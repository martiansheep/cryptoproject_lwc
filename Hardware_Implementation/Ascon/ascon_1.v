==> flow/design.v <==
module ascon_enc(
	input [127:0] i_data,
	input [127:0] i_n,
	input [127:0] i_k,
	input clk,
	input i_rst,
	input i_start,
	input [15:0] i_a_len,
	input [15:0] i_m_len,
	output reg o_nxt_data,
	output reg o_c,
	output reg [127:0]o_data,
	output reg o_fin
	);
	reg [319:0] data,data_nxt;
	reg [3:0] ctr,ctr_nxt; 
	reg [15:0] b_ctr,b_ctr_nxt;  
	wire [319:0] p_out;
	reg [319:0] p_in;
	reg [7:0] p_c;
	reg [3:0] state, state_nxt;
	reg [127:0] key,key_nxt;
	reg [15:0] a_len,a_len_nxt,m_len,m_len_nxt;
	localparam IV = 64'h80800c0800000000;
	localparam P_A = 12;
	localparam P_B = 8;
	localparam S_IDLE = 0;
	localparam S_INIT = 1;
	localparam S_AD1 = 2;
	localparam S_P1 = 3;
	localparam S_F = 4;
	localparam S_FIN = 5;
	permutation p(p_in,p_out,p_c);
	always @(*) begin
		if((state==S_F)||(state==S_INIT)) begin
			case(ctr)
				1 : p_c = 8'hf0;
				2 : p_c = 8'he1;
				3 : p_c = 8'hd2;
				4 : p_c = 8'hc3;
				5 : p_c = 8'hb4;
				6 : p_c = 8'ha5;
				7 : p_c = 8'h96;
				8 : p_c = 8'h87;
				9 : p_c = 8'h78;
				10: p_c = 8'h69;
				11: p_c = 8'h5a;
				12: p_c = 8'h4b;
				default: p_c = 0;
			endcase
		end
		else begin
			case(ctr)
				1 : p_c = 8'hb4;
				2 : p_c = 8'ha5;
				3 : p_c = 8'h96;
				4 : p_c = 8'h87;
				5 : p_c = 8'h78;
				6 : p_c = 8'h69;
				7 : p_c = 8'h5a;
				8 : p_c = 8'h4b;
				default: p_c = 0;
			endcase
		end
	end
	always @(*) begin
		state_nxt = state;
		data_nxt = data;
		ctr_nxt = ctr;
		b_ctr_nxt = b_ctr;
		key_nxt = key;
		a_len_nxt = a_len;
		m_len_nxt = m_len;
		o_nxt_data = 0;
		o_data = 0;
		o_c = 0;
		o_fin = 0;
		p_in = 0;
		case(state)
			S_IDLE: begin
				if(i_start) begin
					state_nxt = S_INIT;
					data_nxt = {IV,i_k,i_n};
					ctr_nxt = 1;
					key_nxt = i_k;
					a_len_nxt = i_a_len;
					m_len_nxt = i_m_len;
				end
			end
			S_INIT: begin
				if(ctr<P_A) begin
					p_in = data;
					data_nxt = p_out; 
					ctr_nxt = ctr + 1;
				end
				else begin
					p_in = data;
					data_nxt = p_out ^ {192'd0,key};
					state_nxt = S_AD1;
					ctr_nxt = 1;
					b_ctr_nxt = 1;
					o_nxt_data = 1;
				end
			end
			S_AD1: begin
				if(ctr<P_B) begin
					p_in = (ctr==1)? {data[319:192]^i_data,data[191:0]}:data;
					data_nxt = p_out; 
					ctr_nxt = ctr + 1;
				end
				else begin
					p_in = data;
					ctr_nxt = 1;
					o_nxt_data = 1;
					if(b_ctr==a_len) begin
						data_nxt = p_out ^ 320'd1;
						b_ctr_nxt = 1;
						state_nxt = S_P1;
					end 
					else begin
						data_nxt = p_out;
						b_ctr_nxt = b_ctr + 1;
					end
				end
			end
			S_P1: begin
				if(ctr<P_B) begin
					o_data = (ctr==1)? data[319:192]^i_data:0;
					o_c = (ctr==1)? 1:0;
					p_in = (ctr==1)? {data[319:192]^i_data,data[191:0]}:data;
					data_nxt = p_out; 
					ctr_nxt = ctr + 1;
				end
				else begin
					p_in = data;
					if(b_ctr==m_len) begin
						o_c = 1;
						o_data = data[319:192]^i_data;
						data_nxt = {data[319:192]^i_data,data[191:0]};
						b_ctr_nxt = 0;
						ctr_nxt = 1;
						state_nxt = S_F;
					end
					else if(b_ctr==m_len-1) begin
						data_nxt = p_out;
						b_ctr_nxt = b_ctr + 1;
						o_nxt_data = 1;
					end 
					else begin
						data_nxt = p_out;
						b_ctr_nxt = b_ctr + 1;
						ctr_nxt = 1;
						o_nxt_data = 1;
					end
				end
			end
			S_F: begin
				if(ctr<P_A) begin
					p_in = (ctr==1)? data^{128'd0,key,64'd0}:data;
					data_nxt = p_out; 
					ctr_nxt = ctr + 1;
				end
				else begin
					p_in = data;
					data_nxt = p_out^{192'd0,key};
					state_nxt = S_FIN;
					ctr_nxt = 0;
				end
			end
			S_FIN: begin
				o_data = data[127:0];
				o_fin = 1;
				state_nxt = S_IDLE;
			end
		endcase
	end
	always @(posedge clk or negedge i_rst) begin
		if(~i_rst) begin
			state <= S_IDLE;
			data <= 320'd0;
			ctr <= 0; 
			b_ctr <= 0; 
			key <= 0;
			a_len <= 0;
			m_len <= 0;
		end 
		else begin
			state <= state_nxt;
			data <= data_nxt;
			ctr <= ctr_nxt;
			b_ctr <= b_ctr_nxt; 
			key <= key_nxt;
			a_len <= a_len_nxt;
			m_len <= m_len_nxt;
		end
	end
endmodule
module permutation(in,out,round_c);  
	input [319:0] in;
	input [7:0] round_c;
	output [319:0] out;
	reg [63:0] x  [0:4];
	reg [63:0] x1 [0:4];
	reg [63:0] x2 [0:4];
	reg [63:0] x3 [0:4];
	reg [63:0] x4 [0:4];
	integer i; 
	assign out = {x4[0],x4[1],x4[2],x4[3],x4[4]};
	always@(*) begin
		x[0] = in[319:256];
		x[1] = in[255:192];
		x[2] = in[191:128]^{56'b0,round_c};
		x[3] = in[127:64];
		x[4] = in[63:0];
		x1[0] = x[0] ^ x[4];
		x1[1] = x[1];
		x1[2] = x[2] ^ x[1];
		x1[3] = x[3];
		x1[4] = x[4] ^ x[3];
		x2[0] = x1[0] ^ (~x1[1]&x1[2]);
		x2[1] = x1[1] ^ (~x1[2]&x1[3]);
		x2[2] = x1[2] ^ (~x1[3]&x1[4]);
		x2[3] = x1[3] ^ (~x1[4]&x1[0]);
		x2[4] = x1[4] ^ (~x1[0]&x1[1]);
		x3[0] = x2[0] ^ x2[4];
		x3[1] = x2[1] ^ x2[0];
		x3[2] = ~x2[2];
		x3[3] = x2[3] ^ x2[2];
		x3[4] = x2[4];
		x4[0] = x3[0] ^ {x3[0][18:0],x3[0][63:19]} ^ {x3[0][27:0],x3[0][63:28]};
		x4[1] = x3[1] ^ {x3[1][60:0],x3[1][63:61]} ^ {x3[1][38:0],x3[1][63:39]};
		x4[2] = x3[2] ^ {x3[2][ 1:0],x3[2][63: 1]} ^ {x3[2][ 5:0],x3[2][63: 6]};
		x4[3] = x3[3] ^ {x3[3][ 9:0],x3[3][63:10]} ^ {x3[3][16:0],x3[3][63:17]};
		x4[4] = x3[4] ^ {x3[4][ 6:0],x3[4][63: 7]} ^ {x3[4][40:0],x3[4][63:41]};
	end
endmodule
### Step by step through the tools: ascon_enc

What the tools print for ascon_enc, step after step.
Line numbers count from 1 in the design file above.
Cell names lack the library's common part.
A cell with -- has no value.

| design | value |
|---|---|
| design top | ascon_enc |
| clock | clk |
| library | sky130hd |
| library corner | tt_025C_1v80 |

### Word-level counts

Source: Yosys, flattened and elaborated. Widths are those after wreduce. Registers that Yosys merges into a memory's read port (data or address) are not register bits. Print and check cells do not count.
Memory sizes are those after Yosys's memory passes, which may raise the word count (mostly to a power of two), join words into wider ones and drop unused or constant bits.

| bit counts | value |
|---|---|
| register bits | 504 |
| latch bits | 0 |
| memory bits (writable) | 0 |
| ROM bits | 256 |
| word width x clocked read ports | 0 |
| memories | 2 |
| input port bits | 419 |
| cells after elaboration | 131 |

| cells by class | value |
|---|---|
| add/subtract/negate cells | 3 |
| $mul | 0 |
| div/mod/pow operators | 0 |
| magnitude comparators | 2 |
| eq/ne operators | 18 |
| shift-type cells | 0 |
| muxes and demuxes | 48 |
| bitwise gates (word level) | 37 |
| reductions and logical operators | 13 |

Memories:

| name | words | bits a word | rd ports | wr ports | RTL line | RTL |
|---|---|---|---|---|---|---|
| (name not given) | 16 | 8 | 1 | 0 | 36 | `case(ctr)` |
| (name not given) | 16 | 8 | 1 | 0 | 53 | `case(ctr)` |

Operator list:

| cell | number |
|---|---|
| 2-to-1 mux 320 bit | 8 |
| XOR 64 bit | 21 |
| case mux 320 bit (select 4 bit) | 1 |
| case mux 320 bit (select 3 bit) | 1 |
| NOT 64 bit | 6 |
| 2-to-1 mux 128 bit | 3 |
| XOR 320 x 128 -> 320 bit | 1 |
| XOR 320 x 192 -> 320 bit | 1 |
| bitwise AND 64 bit | 5 |
| case mux 128 bit (select 2 bit) | 1 |
| XOR 128 bit | 1 |
| 2-to-1 mux 16 bit | 5 |
| XOR 64 x 8 -> 64 bit | 1 |
| 2-to-1 mux 4 bit | 13 |
| case mux 16 bit (select 3 bit) | 1 |
| == test 16 bit | 2 |
| == test 16 x 32 -> 1 bit | 1 |
| case mux 4 bit (select 6 bit) | 1 |
| case mux 4 bit (select 5 bit) | 1 |
| subtractor 16 x 1 -> 17 bit with constant B | 1 |
| adder 16 x 1 -> 16 bit with constant B | 1 |
| inequality test 2 bit with constant B | 7 |
| 2-to-1 mux 1 bit | 11 |
| == test 4 x 1 -> 1 bit with constant B | 2 |
| == test 4 x 2 -> 1 bit with constant B | 2 |
| == test 4 x 3 -> 1 bit with constant B | 2 |
| less-than comparator 4 bit with constant B | 2 |
| AND reduction 8 bit | 1 |

Other operator kinds: 15; their cells: 18.

### Logic depth

Longest topological path by Yosys (ltp), each cell counted once; first at word level (registers and memories cut), then after technology mapping (sequential cells cut; the memories' decode and read muxes count).

| depth | value |
|---|---|
| word-level depth | 15 |
| ABC_AREA | 0 |
| mapped depth | 18 |

### Netlist

Source: synth_stat.txt of the flow (Yosys; design flattened, memories mapped). It holds for the ABC_AREA given above (unset counts as 0); a run with the other value may have another netlist.

Cells by type:

| type | number | total area (µm²) |
|---|---|---|
| dfrtp_1 | 505 | 1.26E+04 |
| xnor2_1 | 887 | 7.77E+03 |
| nand2_1 | 1175 | 4410.48 |
| xor2_1 | 351 | 3.07E+03 |
| o21ai_0 | 582 | 2.91E+03 |
| a21oi_1 | 467 | 2.34E+03 |
| ha_1 | 136 | 1.7E+03 |
| mux2_2 | 143 | 1.61E+03 |
| clkbuf_1 | 407 | 1.53E+03 |
| nor2_1 | 368 | 1.38E+03 |
| mux2i_1 | 108 | 1.08E+03 |
| xnor2_2 | 58 | 943.405 |
| nor3b_1 | 108 | 810.778 |
| xnor3_1 | 32 | 720.691 |
| nor4b_1 | 82 | 718.189 |
| a22oi_1 | 89 | 668.141 |
| o221ai_1 | 67 | 586.813 |
| o211ai_1 | 73 | 548.026 |

Not listed: further types 75, cells in them 1526.

| mapped netlist | value |
|---|---|
| cell count | 7164 |
| chip area (Yosys) | 56963.4 µm² |
| sequential area | 12663.4 µm² |
| flip-flops | 506 |

By module: a second synthesis without flattening, with its own total; a netlist apart from the flattened one above.

| unflattened totals | value |
|---|---|
| cell total of the unflattened synthesis | 6251 |
| area (unflattened synthesis) | 52505.4 µm² |

Each row is one instance without its submodules.

Modules:

| module | times used | cells | area (µm²) |
|---|---|---|---|
| ascon_enc | 1 | 4707 | 34683.3 |
| permutation | 1 | 1544 | 17822.1 |

### Worst setup path after synthesis

OpenSTA on the mapped netlist: ideal clock, no wires. The path of least setup slack (recovery checks aside). Input and output delay are each 20% of the period. Register names are those of the netlist, which keeps one name where synthesis merged equal registers.

| timing path post-synthesis | value |
|---|---|
| kind | register to register |
| start | reg ctr[1] |
| end | reg data[90] |
| clock period | 4.07 ns |
| launch time at the first pin | 0.000 ns |
| data arrival time | 3.956 ns |
| data required time | 3.976 ns |
| slack | 0.020 ns |
| delay of the path | 4.050 ns |
| stages on the path | 19 |
| buffers on the path | 5 |
| synthesis period reached | 4.05 ns |

"delay of the path" is the arrival time less input delay plus setup time.
"stages on the path": output pins that drive a net of the path, with the launching flip-flop's if there is one; two outputs of one cell count as two.
"synthesis period reached" is the clock period less the worst setup slack; recovery checks do not enter. This is arithmetic on one report: input and output delays are still those of the set period (20% each).
The rows between start and end are the longest chain of elaborated cells between them; the timing report does not say that the signal goes this way. Where chains are equally long, one stands for them.
Each line given opens the expression or statement behind the cell; cells for indexed reads and writes are added by Yosys, which also makes memories of some case tables.

| between the ends, post-synthesis | value |
|---|---|
| cell sequence | dfrtp_1 -> inv_1 -> ha_1 -> nor3b_2 -> buf_4 -> buf_6 -> buf_4 -> buf_4 -> buf_2 -> nand2_1 -> xor2_1 -> o21ai_0 -> ha_1 -> xnor2_1 -> xnor2_4 -> xor2_1 -> xnor2_1 -> mux2_1 -> a211oi_1 |
| cells in the longest elaborated chain | 14 |

RTL lines, path post-synthesis:

| item | RTL line | RTL |
|---|---|---|
| start, declared | 16 | `reg [3:0] ctr,ctr_nxt;` |
| start, assigned | 181 | `ctr <= 0;` |
| start, assigned | 190 | `ctr <= ctr_nxt;` |
| == test 4 x 1 -> 1 bit | 159 | `p_in = (ctr==1)? data^{128'd0,key,64'd0}:data;` |
| 2-to-1 mux 320 bit | 159 |  |
| 2-to-1 mux 320 bit | 158 | `if(ctr<P_A) begin` |
| case mux 320 bit (select 3 bit) | 79 | `case(state)` |
| XOR 64 bit | 219 | `x1[4] = x[4] ^ x[3];` |
| NOT 64 bit | 223 | `x2[3] = x1[3] ^ (~x1[4]&x1[0]);` |
| bitwise AND 64 bit | 223 |  |
| XOR 64 bit | 223 |  |
| XOR 64 bit | 228 | `x3[3] = x2[3] ^ x2[2];` |
| XOR 64 bit x2 | 233 | `x4[3] = x3[3] ^ {x3[3][ 9:0],x3[3][63:10]} ^ {x3[3][16:0],x3[3][63:17]};` |
| XOR 320 x 128 -> 320 bit | 98 | `data_nxt = p_out ^ {192'd0,key};` |
| 2-to-1 mux 320 bit | 91 | `if(ctr<P_A) begin` |
| case mux 320 bit (select 4 bit) | 79 |  |
| end, assigned | 180 | `data <= 320'd0;` |
| end, assigned | 189 | `data <= data_nxt;` |
| end, declared | 15 | `reg [319:0] data,data_nxt;` |

### Path in the finished layout

From the final timing report of run 1: the path of least setup slack in the routed layout; clock arrival at registers is part of the times.

| timing path post-layout | value |
|---|---|
| kind | register to output |
| start | reg b_ctr[11] |
| end | out o_data[33] |
| clock period | 4.79 ns |
| launch time at the first pin | 0.75 ns |
| data arrival time | 3.86 ns |
| data required time | 3.83 ns |
| slack | -0.03 ns |
| stages on the path | 10 |
| buffers on the path | 2 |

The rows between start and end are the longest chain of elaborated cells between them; the timing report does not say that the signal goes this way. Where chains are equally long, one stands for them.

| between the ends, post-layout | value |
|---|---|
| cell sequence | dfrtp_2 -> xor2_2 -> nor4b_2 -> and3_4 -> nand3_2 -> nor2_4 -> buf_4 -> a21oi_2 -> o21ai_0 -> clkdlybuf4s50_1 |
| cells in the longest elaborated chain | 4 |

RTL lines, path post-layout:

| item | RTL line | RTL |
|---|---|---|
| start, declared | 17 | `reg [15:0] b_ctr,b_ctr_nxt;` |
| start, assigned | 182 | `b_ctr <= 0;` |
| start, assigned | 191 | `b_ctr <= b_ctr_nxt;` |
| == test 16 bit | 136 | `if(b_ctr==m_len) begin` |
| 2-to-1 mux 128 bit | 136 |  |
| 2-to-1 mux 128 bit | 127 | `if(ctr<P_B) begin` |
| case mux 128 bit (select 2 bit) | 79 | `case(state)` |
| end, declared | 12 | `output reg [127:0]o_data,` |

Lab notebook: ascon_enc

Top module ascon_enc; platform sky130hd; tools Yosys and OpenROAD; 2 stored runs in no particular order. Input and output delays are each 20% of the period that was set; the output load is 0.01 pF.
"reached clock period" means the clock period less the worst setup slack. The figure is calculated, with input and output delays left at 20% of the set period.
By "time used up by the worst setup path" is meant the share of the clock period that the worst setup path is allowed (20% is reserved at inputs, 20% at outputs), minus its slack. Clock arrival times at its registers enter into it.
Settings: -- = not set for that run.
Results: -- = not shown.

| item | run 1 | run 2 |
|---|---|---|
| period_ns | 4.79 | 3.44 |
| CORE_UTILIZATION | 19 | 27 |
| CAP_MARGIN | 20 | 20 |
| CORE_MARGIN | 2 | 2 |
| SLEW_MARGIN | 20 | 20 |
| PLACE_DENSITY_LB_ADDON | -- | 0.02 |
| CORE_ASPECT_RATIO | -- | 1.25 |
| CELL_PAD_IN_SITES_DETAIL_PLACEMENT | -- | 2 |
| TNS_END_PERCENT | -- | 45 |
| ABC_AREA | -- | 1 |
| MIN_ROUTING_LAYER | -- | met1 |
| synthesized cell area (µm²) | 56963.4 | -- |
| die outline area (µm²) | 304202.0 | -- |
| standard-cell area after layout (µm²) | 76639.8 | -- |
| utilization of the finished layout (%) | 25.6 | -- |
| worst slack on setup checks (ns) | -0.026 | -- |
| summed negative setup slack (ns) | -0.046 | -- |
| reached clock period (ns) | 4.816 | -- |
| time used up by the worst setup path (ns) | 3.86 | -- |
| class of the worst setup path | register to output | -- |

Run 2: no results, routing failed with GRT-0232
